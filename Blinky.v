==> flow/design.v <==
`timescale 1ns / 1ps
module Blinky (clock_in, clock_out);
 input clock_in;  
 output [15:0]clock_out;  
 reg [31:0] counter_out;  
 reg [15:0]clock_out;  
 initial begin
 counter_out<=32'h00000000;  
 clock_out<=0;
 end
 always @(posedge clock_in)
 begin
 counter_out<=counter_out + 32'h00000001;  
 if (counter_out>32'd1000000000)  
 begin
 counter_out<=32'h00000000;  
 clock_out <= ~clock_out;  
 end
 end
 endmodule
* Step by step through the tools: Blinky
What the tools print for Blinky, step after step.
Lines are those of the file above, counted from 1.
Not given: n/a
- Top module :: Blinky
- Clock port :: clock_in
- Library :: sky130hd
- Timing corner :: tt_025C_1v80

* Word-level counts
Counts by Yosys on the flattened word-level netlist (proc, flatten, opt, wreduce; memories kept). Register bits leave out memories and registers merged into their read ports (data or address); mux counts leave out enables and synchronous resets folded into registers. Print and check cells are left out. Cells with the same type and inputs are merged into one.
- $add $sub $neg :: 1
- Order comparisons :: 1
- Bitwise logic cells :: 1
** Operators by type and width (count)
- adder 32 x 1 -> 32 bit (second input constant) :: 1
- greater-than comparator 32 x 30 -> 1 bit (second input constant) :: 1
- inverter 16 bit :: 1
- Flip-flop bits (word level) :: 48
- Input bits :: 1
- Output and inout port bits :: 16

* Logic depth
Depth = most cells in a row (Yosys ltp): at word level without a register or memory, in the mapped netlist without a sequential cell, where the memories' decode and read muxes count.
- Depth in word-level cells :: 1
- ABC_AREA :: 0
- Depth in mapped cells :: 8

* After synthesis
Yosys stat after the flow's synthesis: flattened, memories mapped to cells. It holds for the ABC_AREA given above (unset counts as 0); a run with the other value may have another netlist.
- Cell count :: 206
- Mapped area :: 2078.2 µm²
- Flip-flop cells :: 48
- Buffer cells :: 5
** Cell types
- sky130_fd_sc_hd__dfxtp_1 :: count 32, total area 640.614 µm²
- sky130_fd_sc_hd__edfxtp_1 :: count 16, total area 480.461 µm²
- sky130_fd_sc_hd__xnor2_1 :: count 23, total area 201.443 µm²
- sky130_fd_sc_hd__nor2_1 :: count 32, total area 120.115 µm²
- sky130_fd_sc_hd__inv_1 :: count 22, total area 82.579 µm²
- sky130_fd_sc_hd__buf_6 :: count 4, total area 45.043 µm²
- sky130_fd_sc_hd__nand2_1 :: count 12, total area 45.043 µm²
- sky130_fd_sc_hd__nand3_1 :: count 9, total area 45.043 µm²
- sky130_fd_sc_hd__nor3_1 :: count 9, total area 45.043 µm²
- sky130_fd_sc_hd__nor2_2 :: count 6, total area 37.536 µm²
- sky130_fd_sc_hd__xor2_1 :: count 4, total area 35.034 µm²
- sky130_fd_sc_hd__and3_1 :: count 5, total area 31.28 µm²
- sky130_fd_sc_hd__ha_1 :: count 2, total area 25.024 µm²
- sky130_fd_sc_hd__nand4_1 :: count 4, total area 25.024 µm²
- sky130_fd_sc_hd__nor4_1 :: count 4, total area 25.024 µm²
- sky130_fd_sc_hd__nor4_2 :: count 2, total area 25.024 µm²
- sky130_fd_sc_hd__or4_1 :: count 3, total area 22.522 µm²
- sky130_fd_sc_hd__nor4_4 :: count 1, total area 21.27 µm²
Other cell types: 15; their cells: 16.

* Timing after synthesis
Source: OpenSTA report_checks on the synthesized netlist (no wires, ideal clock, input and output delay 20% of the period each), path of least setup slack; recovery checks are left aside. Register names are those of the netlist, which keeps one name where synthesis merged equal registers.
- Path kind :: flip-flop to flip-flop
- From :: reg counter_out[7]
- To :: reg clock_out[0]
- Period :: 4210 ps
- Setup time :: 258 ps
- Launch time at the first pin :: 0 ps
- Data arrival time :: 1537 ps
- Required time :: 3952 ps
- Slack :: 2415 ps
- Path delay :: 1795 ps
- Stages :: 6
- Path buffers :: 1
- Synthesis period reached :: 1795 ps
"path delay" is the arrival time less input delay plus setup time.
"stages": output pins that drive a net of the path, with the launching flip-flop's if there is one; two outputs of one cell count as two.
"synthesis period reached" is the clock period less the worst setup slack; recovery checks do not enter. This is arithmetic on one report: input and output delays are still those of the set period (20% each).
The rows between start and end are the longest chain of elaborated cells between them; the timing report does not say that the signal goes this way. Where chains are equally long, one stands for them.
Each line given opens the expression or statement behind the cell; cells for indexed reads and writes are added by Yosys, which also makes memories of some case tables.
- Path through :: sky130_fd_sc_hd__dfxtp_1 sky130_fd_sc_hd__or4_1 sky130_fd_sc_hd__nor4_1 sky130_fd_sc_hd__nand3_1 sky130_fd_sc_hd__a21boi_4 sky130_fd_sc_hd__buf_6
- Length of the longest elaborated chain :: 1
- Elaborated cells on any way between the ends :: 1
- RTL lines with such cells :: 1
- Classes of those cells :: compare (1)
** RTL lines, path after synthesis
- from (decl) :: RTL line 5 : reg [31:0] counter_out;
- from (assign) :: RTL line 13 : counter_out<=counter_out + 32'h00000001;
- from (assign) :: RTL line 16 : counter_out<=32'h00000000;
- greater-than comparator 32 x 30 -> 1 bit :: RTL line 14 : if (counter_out>32'd1000000000)
- to (assign) :: RTL line 17 : clock_out <= ~clock_out;
- to (decl) :: RTL line 4 : output [15:0]clock_out;

* Timing after layout
From the final timing report of flow run 2: the path of least setup slack in the routed layout; clock arrival at registers is part of the times.
The report prints the path's times to 10 ps; the period is as set.
- Path kind :: flip-flop to flip-flop
- From :: reg counter_out[3]
- To :: reg counter_out[13]
- Period :: 1500 ps
- Setup time :: 60 ps
- Launch time at the first pin :: 300 ps
- Data arrival time :: 2110 ps
- Required time :: 1740 ps
- Slack :: -370 ps
- Stages :: 8
- Path buffers :: 2
The rows between start and end are the longest chain of elaborated cells between them; the timing report does not say that the signal goes this way. Where chains are equally long, one stands for them.
- Path through :: sky130_fd_sc_hd__dfxtp_2 sky130_fd_sc_hd__or4_4 sky130_fd_sc_hd__nor4_4 sky130_fd_sc_hd__nand3_1 sky130_fd_sc_hd__a21boi_4 sky130_fd_sc_hd__buf_12 sky130_fd_sc_hd__clkbuf_16 sky130_fd_sc_hd__nor2_2
- Length of the longest elaborated chain :: 1
- Elaborated cells on any way between the ends :: 2
- RTL lines with such cells :: 2
- Classes of those cells :: add/sub (1); compare (1)
** RTL lines, path after layout
- from (decl) :: RTL line 5 : reg [31:0] counter_out;
- from (assign) :: RTL line 13 : counter_out<=counter_out + 32'h00000001;
- from (assign) :: RTL line 16 : counter_out<=32'h00000000;
- adder 32 x 1 -> 32 bit :: RTL line 13
- to (assign) :: RTL line 13
- to (assign) :: RTL line 16
- to (decl) :: RTL line 5

Data sheet: physical implementation of Blinky

Top module Blinky; platform sky130hd; tools Yosys and OpenROAD; 2 stored runs in no particular order. Input and output delays are each 20% of the period that was set; the output load is 0.01 pF.
"reached clock period" means the clock period less the worst setup slack. The figure is calculated, with input and output delays left at 20% of the set period.
"worst setup path time" is the time allowed to the run's worst setup path (the clock period less input and output delay, where it has them) less its slack. Clock arrival times count: a late capture clock shortens it, a late launch clock lengthens it.
"power consumption": no workload was simulated; the value follows from the tool's default switching activity.
"worst setup path time" is known to 10 ps.

* Flow run 1
** Files
==> flow/run.sh <==
#!/bin/bash
# the make line also repeats the synthesis and layout settings of config.mk as NAME=value (left out here)
make -C /OpenROAD-flow-scripts/flow DESIGN_CONFIG=/design/flow/config.mk WORK_HOME=/design/flow/orfs CLKGATE_MAP_FILE= finish
==> flow/config.mk <==
export PLATFORM = sky130hd
export DESIGN_NAME = Blinky
export DESIGN_NICKNAME = Blinky
export VERILOG_FILES = /design/flow/design.v
export SDC_FILE = /design/flow/constraint.sdc
export NUM_CORES = 4
export LEC_CHECK = 0
export CAP_MARGIN = 5
export CELL_PAD_IN_SITES_DETAIL_PLACEMENT = 2
export CORE_MARGIN = 9
export CORE_UTILIZATION = 56
export CTS_CLUSTER_DIAMETER = 189
export CTS_CLUSTER_SIZE = 76
export MAX_ROUTING_LAYER = met4
export PLACE_DENSITY = 0.55
export SLEW_MARGIN = 20
==> flow/constraint.sdc <==
create_clock -name core_clock -period 3.08 [get_ports {clock_in}]
set_input_delay 0.6160 -clock core_clock [delete_from_list [all_inputs] [get_ports {clock_in}]]
set_output_delay 0.6160 -clock core_clock [all_outputs]
set_load 0.01 [all_outputs]
** Results
Stopped before the end: placement reported DPL-0033.

* Flow run 2
** Files
==> flow/run.sh <==
#!/bin/bash
# the make line also repeats the synthesis and layout settings of config.mk as NAME=value (left out here)
make -C /OpenROAD-flow-scripts/flow DESIGN_CONFIG=/design/flow/config.mk WORK_HOME=/design/flow/orfs CLKGATE_MAP_FILE= finish
==> flow/config.mk <==
export PLATFORM = sky130hd
export DESIGN_NAME = Blinky
export DESIGN_NICKNAME = Blinky
export VERILOG_FILES = /design/flow/design.v
export SDC_FILE = /design/flow/constraint.sdc
export NUM_CORES = 4
export LEC_CHECK = 0
export CAP_MARGIN = 20
export CORE_MARGIN = 2
export CORE_UTILIZATION = 40
export SLEW_MARGIN = 20
==> flow/constraint.sdc <==
create_clock -name core_clock -period 1.5 [get_ports {clock_in}]
set_input_delay 0.3000 -clock core_clock [delete_from_list [all_inputs] [get_ports {clock_in}]]
set_output_delay 0.3000 -clock core_clock [all_outputs]
set_load 0.01 [all_outputs]
** Results
- Utilization after layout :: 61.2%
- Total negative slack :: -15,693 ps
- Synthesis area :: 2,078.2 µm²
- Area of the die :: 5,788.2 µm²
- Worst setup path time :: 1,870 ps
- Critical path type :: flip-flop to flip-flop
- Standard-cell area of the final layout :: 3,108.0 µm²
- Power consumption :: 0.002536 W
- Reached clock period :: 1,871 ps
- Worst hold slack after layout :: 516 ps
- Setup slack of the worst path :: -371 ps
